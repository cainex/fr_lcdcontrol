==> flow/design.v <==
module dec_counter
  ( 
  expired, counter,
  clk, rst, load, load_value
  );
  input        clk;
  input        rst;
  input        load;
  input [23:0] load_value;
  output        expired;
  output [24:0] counter;
  reg			expired;
  reg [24:0]   counter;
  reg          counter_d;
  always @(posedge clk) begin
    if (rst == 1'b0) begin
      counter <= 25'h1ffffff;
      counter_d <= 1'b1;
    end
    else begin
      if (load == 1'b1) begin
	counter <= {1'b0, load_value};
	counter_d <= 1'b0;
      end
      else begin
	counter_d <= counter[24];
	if (counter[24] == 1'b0) begin
	  counter <= counter - 1;
	end
	else begin
	  counter <= counter;
	end
      end
    end
  end
  always @(posedge clk) begin
    if (~rst) begin
      expired <= 1'b0;
    end
    else begin
      expired = counter[24] == 1'b1 & counter[24] != counter_d;
    end
  end
endmodule
module lcd_control
  ( 
  sf_d, sf_ceo, lcd_e, lcd_rs, lcd_rw, led,
  clk, reset, init_done
  );
  parameter [3:0] 
    init = 4'h0,
    function_set = 4'h1,
    entry_set = 4'h2,
    set_display = 4'h3,
    clear_display = 4'h4,
    pause = 4'h5,
    set_addr = 4'h6,
    char_f = 4'h7,
    char_p = 4'h8,
    char_g = 4'h9,
    char_a = 4'ha,
    main_done = 4'hb;
  parameter [2:0]
    high_setup = 3'h0,
    high_hold = 3'h1,
    oneus = 3'h2,
    low_setup = 3'h3,
    low_hold = 3'h4,
    fortyus = 3'h5,
    tx_done = 3'h6;
  parameter [3:0]
    idle = 4'h0,
    fifteenms = 4'h1,
    one = 4'h2,
    two = 4'h3,
    three = 4'h4,
    four = 4'h5,
    five = 4'h6,
    six = 4'h7,
    seven = 4'h8,
    eight = 4'h9,
    power_on_done = 4'ha;
  input        clk;
  input        reset;
  input        init_done;
  output [3:0] sf_d;
  output       sf_ceo;
  output       lcd_e;
  output       lcd_rs;
  output       lcd_rw;
  output [7:0] led;
  reg			lcd_e;
  reg			lcd_rs;
  reg [7:0]		led;
  reg [3:0]		sf_d;
  reg [3:0]    main_state;
  reg [3:0]    nxt_main_state;
  reg [3:0]    init_state;
  reg [3:0]    nxt_init_state;
  reg [2:0]    tx_state;
  reg [2:0]    nxt_tx_state;
  reg [3:0]    power_on_state;
  reg [3:0]    nxt_power_on_state;
  reg [19:0]   timer1;
  reg          start_timer;
  reg [23:0]   start_timer_value;
  wire         timer_expired;
  reg          tx_init;
  reg          init_init;
  wire [24:0]   tx_count;
  reg 		lcd_e0;
  reg [3:0] 	sf_d0;
  assign lcd_rw = 1'b0;
  assign sf_ceo = 1'b0;
  dec_counter counter0(.clk(clk),
		       .rst(reset),
		       .load(start_timer),
		       .load_value(start_timer_value),
		       .expired(timer_expired),
		       .counter(tx_count));
  always @( init_done or main_state or timer_expired) begin
    nxt_main_state = main_state;
    case (main_state)
      init : begin
	if (init_done == 1'b1) begin
	  nxt_main_state = function_set;
	end
      end
      function_set : begin
	if (timer_expired) begin
	  nxt_main_state = entry_set;
	end
      end
      entry_set : begin
	if (timer_expired) begin
	  nxt_main_state = set_display;
	end
      end
      set_display : begin
	if (timer_expired) begin
	  nxt_main_state = clear_display;
	end
      end
      clear_display : begin
	if (timer_expired) begin
	  nxt_main_state = pause;
	end
      end
      pause : begin
	if (timer_expired) begin
	  nxt_main_state = set_addr;
	end
      end
      set_addr : begin
	if (timer_expired) begin
	  nxt_main_state = char_f;
	end
      end
      char_f : begin
	if (timer_expired) begin
	  nxt_main_state = char_p;
	end
      end
      char_p : begin
	if (timer_expired) begin
	  nxt_main_state = char_g;
	end
      end
      char_g : begin
	if (timer_expired) begin
	  nxt_main_state = char_a;
	end
      end
      char_a : begin
	if (timer_expired) begin
	  nxt_main_state = main_done;
	end
      end
      main_done : begin
	nxt_main_state = main_done;
      end
      default : nxt_main_state <= 4'hx;
    endcase
  end
  always @(posedge clk) begin
    if (~reset) begin
      lcd_rs <= 1'b1;
    end
    else begin
      if (main_state == function_set ||
	  main_state == entry_set ||
	  main_state == set_display ||
	  main_state == clear_display ||
	  main_state == set_addr) begin
	lcd_rs <= 1'b0;
      end
      else begin
	lcd_rs <= 1'b1;
      end
    end
  end
  always @(posedge clk) begin
    if (~reset) begin
      led <= 8'h00;
    end
    else begin
      case (main_state)
	function_set  : led <= 8'b00101000;
	entry_set     : led <= 8'b00000110;
	set_display   : led <= 8'b00001100;
	clear_display : led <= 8'b00000001;
	set_addr      : led <= 8'b10000000;
	char_f        : led <= 8'b01000110;
	char_p        : led <= 8'b01010000;
	char_g        : led <= 8'b01000111;
	char_a        : led <= 8'b01000001;
	default       : led <= 8'h00;
      endcase
    end
  end
  always @(posedge clk) begin
    if (~reset) begin
      main_state <= init;
      start_timer  <= 1'b0;
      start_timer_value <= 24'h000;
      tx_init <= 1'b0;
      init_init <= 1'b0;
    end
    else begin
      if (main_state == init) begin
	init_init <= 1'b1;
      end
      else begin
	init_init <= 1'b0;
      end
      if (nxt_main_state == init ||
	  nxt_main_state == pause ||
	  nxt_main_state == main_done) begin
	tx_init <= 1'b0;
      end
      else begin
	tx_init <= 1'b1;
      end
      if (main_state != nxt_main_state) begin
	if (main_state == init ||
	    main_state == function_set ||
	    main_state == entry_set ||
	    main_state == set_display ||
	    main_state == pause ||
	    main_state == set_addr ||
	    main_state == char_f ||
	    main_state == char_p ||
	    main_state == char_g) begin
	  start_timer_value <= 2078;
	  start_timer <= 1'b1;
	end
	else if (main_state == clear_display) begin
	  start_timer_value <= 82000;
	  start_timer <= 1'b1;
	end
      end
      else begin
	start_timer <= 1'b0;
      end
      main_state <= nxt_main_state;
    end
  end
  always @( led or timer_expired or tx_count or tx_init
	   or tx_state) begin
    nxt_tx_state = tx_state;
    lcd_e0 = 1'b0;
    sf_d0 = led[3:0];
    case(tx_state)
      high_setup : begin
	lcd_e0 = 1'b0;
	sf_d0 = led[7:4];
	if (tx_count == 2076) begin
	  nxt_tx_state = high_hold;
	end
      end
      high_hold : begin
	lcd_e0 = 1'b1;
	sf_d0 = led[7:4];
	if (tx_count == 2064) begin
	  nxt_tx_state = oneus;
	end
      end
      oneus : begin
	lcd_e0 = 1'b0;
	sf_d0 = led[7:4];
	if (tx_count == 2014) begin
	  nxt_tx_state = low_setup;
	end
      end
      low_setup : begin
	lcd_e0 = 1'b0;
	sf_d0 = led[3:0];
	if (tx_count == 2012) begin
	  nxt_tx_state = low_hold;
	end
      end
      low_hold : begin
	lcd_e0 = 1'b1;
	sf_d0 = led[3:0];
	if (tx_count == 2000) begin
	  nxt_tx_state = fortyus;
	end
      end
      fortyus : begin
	lcd_e0 = 1'b0;
	sf_d0 = led[3:0];
	if (timer_expired) begin
	  nxt_tx_state = tx_done;
	end
      end
      tx_done : begin
	lcd_e0 = 1'b0;
	if (tx_init == 1'b1) begin
	  nxt_tx_state = high_setup;
	end
      end
      default : begin
      end
    endcase
  end
  always @(posedge clk) begin
    if (~reset) begin
      tx_state <= tx_done;
    end
    else begin
      tx_state <= nxt_tx_state;
    end
  end
  always @( init_init or init_state) begin
    nxt_init_state = init_state;
    case (init_state)
      idle : begin
	if (init_init == 1'b1) begin
	  nxt_init_state = fifteenms;
	end
      end
      fifteenms : begin
      end
      one : begin
      end
      two : begin
      end
      three : begin
      end
      four : begin
      end
      five : begin
      end
      six : begin
      end
      seven : begin
      end
      eight : begin
      end
      power_on_done : begin
      end
      default : begin
      end
    endcase
  end
endmodule
# From RTL to reports: lcd_control
# Tool output for the design above, in the order of the flow.
# Lines are those of the file above, counted from 1.
# Operators carry their Yosys type and port widths (W data, S select, Z words).
# Library cell names are shortened.
# A cell with -- has no value.
dict set report setup {
  design {lcd_control}
  clk_port {clk}
  library {sky130hd}
  pvt_corner {tt_025C_1v80}
}

# Word level
# Yosys after proc, flatten, opt, wreduce and memory -nomap, before mapping. Memory bits, and registers merged into a memory's read port (data or address), are not among the register bits. Print and check cells are not counted. Equal cells are merged and count once.
# Memory sizes are those after Yosys's memory passes, which may raise the word count (mostly to a power of two), join words into wider ones and drop unused or constant bits.
dict set report op_classes {
  shift 0
  n_logic 1
  n_div 0
  compare 0
  mux 20
  n_addsub 1
  multipliers 0
  n_eq 14
  reduce_logical 17
}
# op count
set op_table {}
lappend op_table {{$mux W25} 2}
lappend op_table {{$pmux W4 S12} 1}
lappend op_table {{$mux W24} 2}
lappend op_table {{$mux W4} 11}
lappend op_table {{$sub A25 B1 Y25 const B} 1}
lappend op_table {{$eq A4 B3 Y1 const B} 4}
lappend op_table {{$eq A4 B4 Y1 const B} 4}
lappend op_table {{$logic_or A1 B1 Y1} 12}
lappend op_table {{$eq A4 B2 Y1 const B} 2}
lappend op_table {{$reduce_and A2 Y1} 2}
lappend op_table {{$eq A4 B1 Y1 const B} 1}
lappend op_table {{$ne A4 B4 Y1} 1}
lappend op_table {{$logic_not A4 Y1} 1}
lappend op_table {{$mux W1} 4}
lappend op_table {{$ne A2 B2 Y1 const B} 1}
lappend op_table {{$reduce_bool A2 Y1} 1}
lappend op_table {{$ne A1 B1 Y1} 1}
lappend op_table {{$and A1 B1 Y1} 1}
lappend op_table {{$logic_not A1 Y1} 1}
dict set report word_totals {
  rom_bits 128
  memories 1
  ram_bits 0
  reg_bits 57
  wordCells 62
  in_bits 3
  clocked_rd_ports_x_width 8
  latchBits 0
}
# memory size width read_ports write_ports line
set mem_list {}
lappend mem_list {{(no name shown)} 16 8 1 0 207} ;# case (main_state)

# Depth
# Yosys ltp: most cells in a row. Word level: on the elaborated netlist, between registers, memories and ports. Mapped: between sequential cells and ports; inverters and the memories' decode and read muxes count.
dict set report logic_depth {
  depth_word 11
  ABC_AREA 1
  ltp_mapped 15
  depth_no_buf 15
}

# Mapped cells and area
# Yosys stat after the flow's synthesis: flattened, memories mapped to cells. It holds for the ABC_AREA given above (unset counts as 0); a run with the other value may have another netlist.
dict set report synth_totals {
  area_um2 2467.4
  n_buf 12
  ffs 44
  stdcells 343
}
# cell count
set by_type {}
lappend by_type {dfxtp_1 44}
lappend by_type {nand2_1 80}
lappend by_type {nor2_1 39}
lappend by_type {nand3_1 27}
lappend by_type {ha_1 9}
lappend by_type {inv_1 28}
lappend by_type {a21oi_1 16}
lappend by_type {xor2_1 8}
lappend by_type {buf_4 7}
lappend by_type {o211ai_1 7}
lappend by_type {o21ai_0 10}
lappend by_type {or2_2 7}
lappend by_type {nand4_1 6}
lappend by_type {nand3_4 2}
lappend by_type {nand3_2 3}
lappend by_type {nor3_1 6}
lappend by_type {xnor2_1 3}
lappend by_type {nand2_2 4}
# Other cell types: 23; their cells: 37.

# Worst setup path after synthesis
# OpenSTA on the mapped netlist: ideal clock, no wires. The path of least setup slack (recovery checks aside). Input and output delay are each 20% of the period. Register names are those of the netlist, which keeps one name where synthesis merged equal registers.
dict set report synth_path {
  kind {flip-flop to flip-flop}
  startpoint {register main_state[0]}
  endpoint {register start_timer_value[11]}
  setup_ns 0.067
  path_slack_ns 1.504
  path_delay_ns 2.006
  path_stages 14
  launch_ns 0.000
  required_time_ns 3.443
  arrival_time_ns 1.939
  tclk_ns 3.51
  n_path_buf 0
  synth_period_reached_ns 2.006
}
# "path_delay_ns" is the arrival time less input delay plus setup time.
# "path_stages": output pins that drive a net of the path, with the launching flip-flop's if there is one; two outputs of one cell count as two.
# "synth_period_reached_ns" is the clock period less the worst setup slack; recovery checks do not enter. This is arithmetic on one report: input and output delays are still those of the set period (20% each).
# The rows between start and end are the longest chain of elaborated cells between them; the timing report does not say that the signal goes this way. Where chains are equally long, one stands for them.
# Each line given opens the expression or statement behind the cell; cells for indexed reads and writes are added by Yosys, which also makes memories of some case tables.
# At most two assigning lines are given for a register; there are more.
dict set report synth_between {
  path_cell_list {dfxtp_1 > inv_1 > ha_1 > inv_1 > nand2_1 > o21ai_4 > nand4_1 > nand3_1 > nand2_1 > nor2_2 > nand3_2 > nand2_2 > nand2_1 > a21oi_2}
  elab_chain_len 11
  cells_between 37
}
# item line
set synth_lines {}
lappend synth_lines {{start: declaration} 96} ;# reg [3:0]    main_state;
lappend synth_lines {{start: assignment} 223} ;# main_state <= init;
lappend synth_lines {{start: assignment} 265} ;# main_state <= nxt_main_state;
lappend synth_lines {{$logic_not A4 Y1} 245} ;# if (main_state == init ||
lappend synth_lines {{$logic_or A1 B1 Y1 (8 in a row)} 245}
lappend synth_lines {{$reduce_bool A2 Y1} --}
lappend synth_lines {{$reduce_and A2 Y1} --}
lappend synth_lines {{end: assignment} 254} ;# start_timer_value <= 2078;
lappend synth_lines {{end: assignment} 258} ;# start_timer_value <= 82000;
lappend synth_lines {{end: declaration} 106} ;# reg [23:0]   start_timer_value;

# Path in the finished layout
# Path of least setup slack in the final report of record 1 (OpenROAD, finished layout, wires in). Where an end is a register, its clock arrival counts in the times.
dict set report layout_path {
  kind {flip-flop to flip-flop}
  startpoint {register main_state[0]}
  endpoint {register start_timer_value[14]}
  launch_ns 0.29
  n_path_buf 0
  setup_ns 0.10
  required_time_ns 2.48
  tclk_ns 2.28
  arrival_time_ns 2.29
  path_stages 14
  path_slack_ns 0.20
}
# The rows between start and end are the longest chain of elaborated cells between them; the timing report does not say that the signal goes this way. Where chains are equally long, one stands for them.
# At most two assigning lines are given for a register; there are more.
dict set report layout_between {
  path_cell_list {dfxtp_1 > inv_1 > ha_2 > inv_1 > nand2_1 > o21ai_4 > nand3_4 > nand2_1 > nand3_1 > nand2_1 > nor2_2 > nand3_2 > a21oi_1 > nor2_1}
  elab_chain_len 11
  cells_between 37
}
# item line
set layout_lines {}
lappend layout_lines {{start: declaration} 96} ;# reg [3:0]    main_state;
lappend layout_lines {{start: assignment} 223} ;# main_state <= init;
lappend layout_lines {{start: assignment} 265} ;# main_state <= nxt_main_state;
lappend layout_lines {{$logic_not A4 Y1} 245} ;# if (main_state == init ||
lappend layout_lines {{$logic_or A1 B1 Y1 (8 in a row)} 245}
lappend layout_lines {{$reduce_bool A2 Y1} --}
lappend layout_lines {{$reduce_and A2 Y1} --}
lappend layout_lines {{end: assignment} 254} ;# start_timer_value <= 2078;
lappend layout_lines {{end: assignment} 258} ;# start_timer_value <= 82000;
lappend layout_lines {{end: declaration} 106} ;# reg [23:0]   start_timer_value;

; Measured data: module lcd_control, platform sky130hd, 2 stored runs of the flow under differing settings, order arbitrary. Input and output delays are each 20% of the period that was set; the output load is 0.01 pF.
; "design_power_uw" is the tool's figure for a default switching activity; nothing was simulated.

[record 1: settings]
period_ns = 2.28
CORE_UTILIZATION = 58
PLACE_DENSITY = 0.9
CORE_MARGIN = 10
ABC_AREA = 1
GPL_TIMING_DRIVEN = 1
CTS_CLUSTER_SIZE = 37
CTS_CLUSTER_DIAMETER = 118
SLEW_MARGIN = 0
CAP_MARGIN = 20
[record 1: results]
timing.hold.ws_ns = 0.410
post_route_stdcell_area_um2 = 2741.4
post_synth_area_um2 = 2467.4
design_power_uw = 3140
tns_ns = 0.000
worstSetupSlack_ns = 0.195
die_footprint_um2 = 7263.3

[record 2: settings]
period_ns = 1.74
CORE_UTILIZATION = 45
SETUP_SLACK_MARGIN = 0.1
PLACE_DENSITY_LB_ADDON = 0.15
CORE_ASPECT_RATIO = 1.36
TNS_END_PERCENT = 5
ABC_AREA = 1
GPL_ROUTABILITY_DRIVEN = 1
CAP_MARGIN = 20
CORE_MARGIN = 2
SLEW_MARGIN = 20
[record 2: results]
timing.hold.ws_ns = 0.400
post_route_stdcell_area_um2 = 3372.0
post_synth_area_um2 = 2467.4
design_power_uw = 4825
tns_ns = -0.531
worstSetupSlack_ns = -0.152
die_footprint_um2 = 6098.5
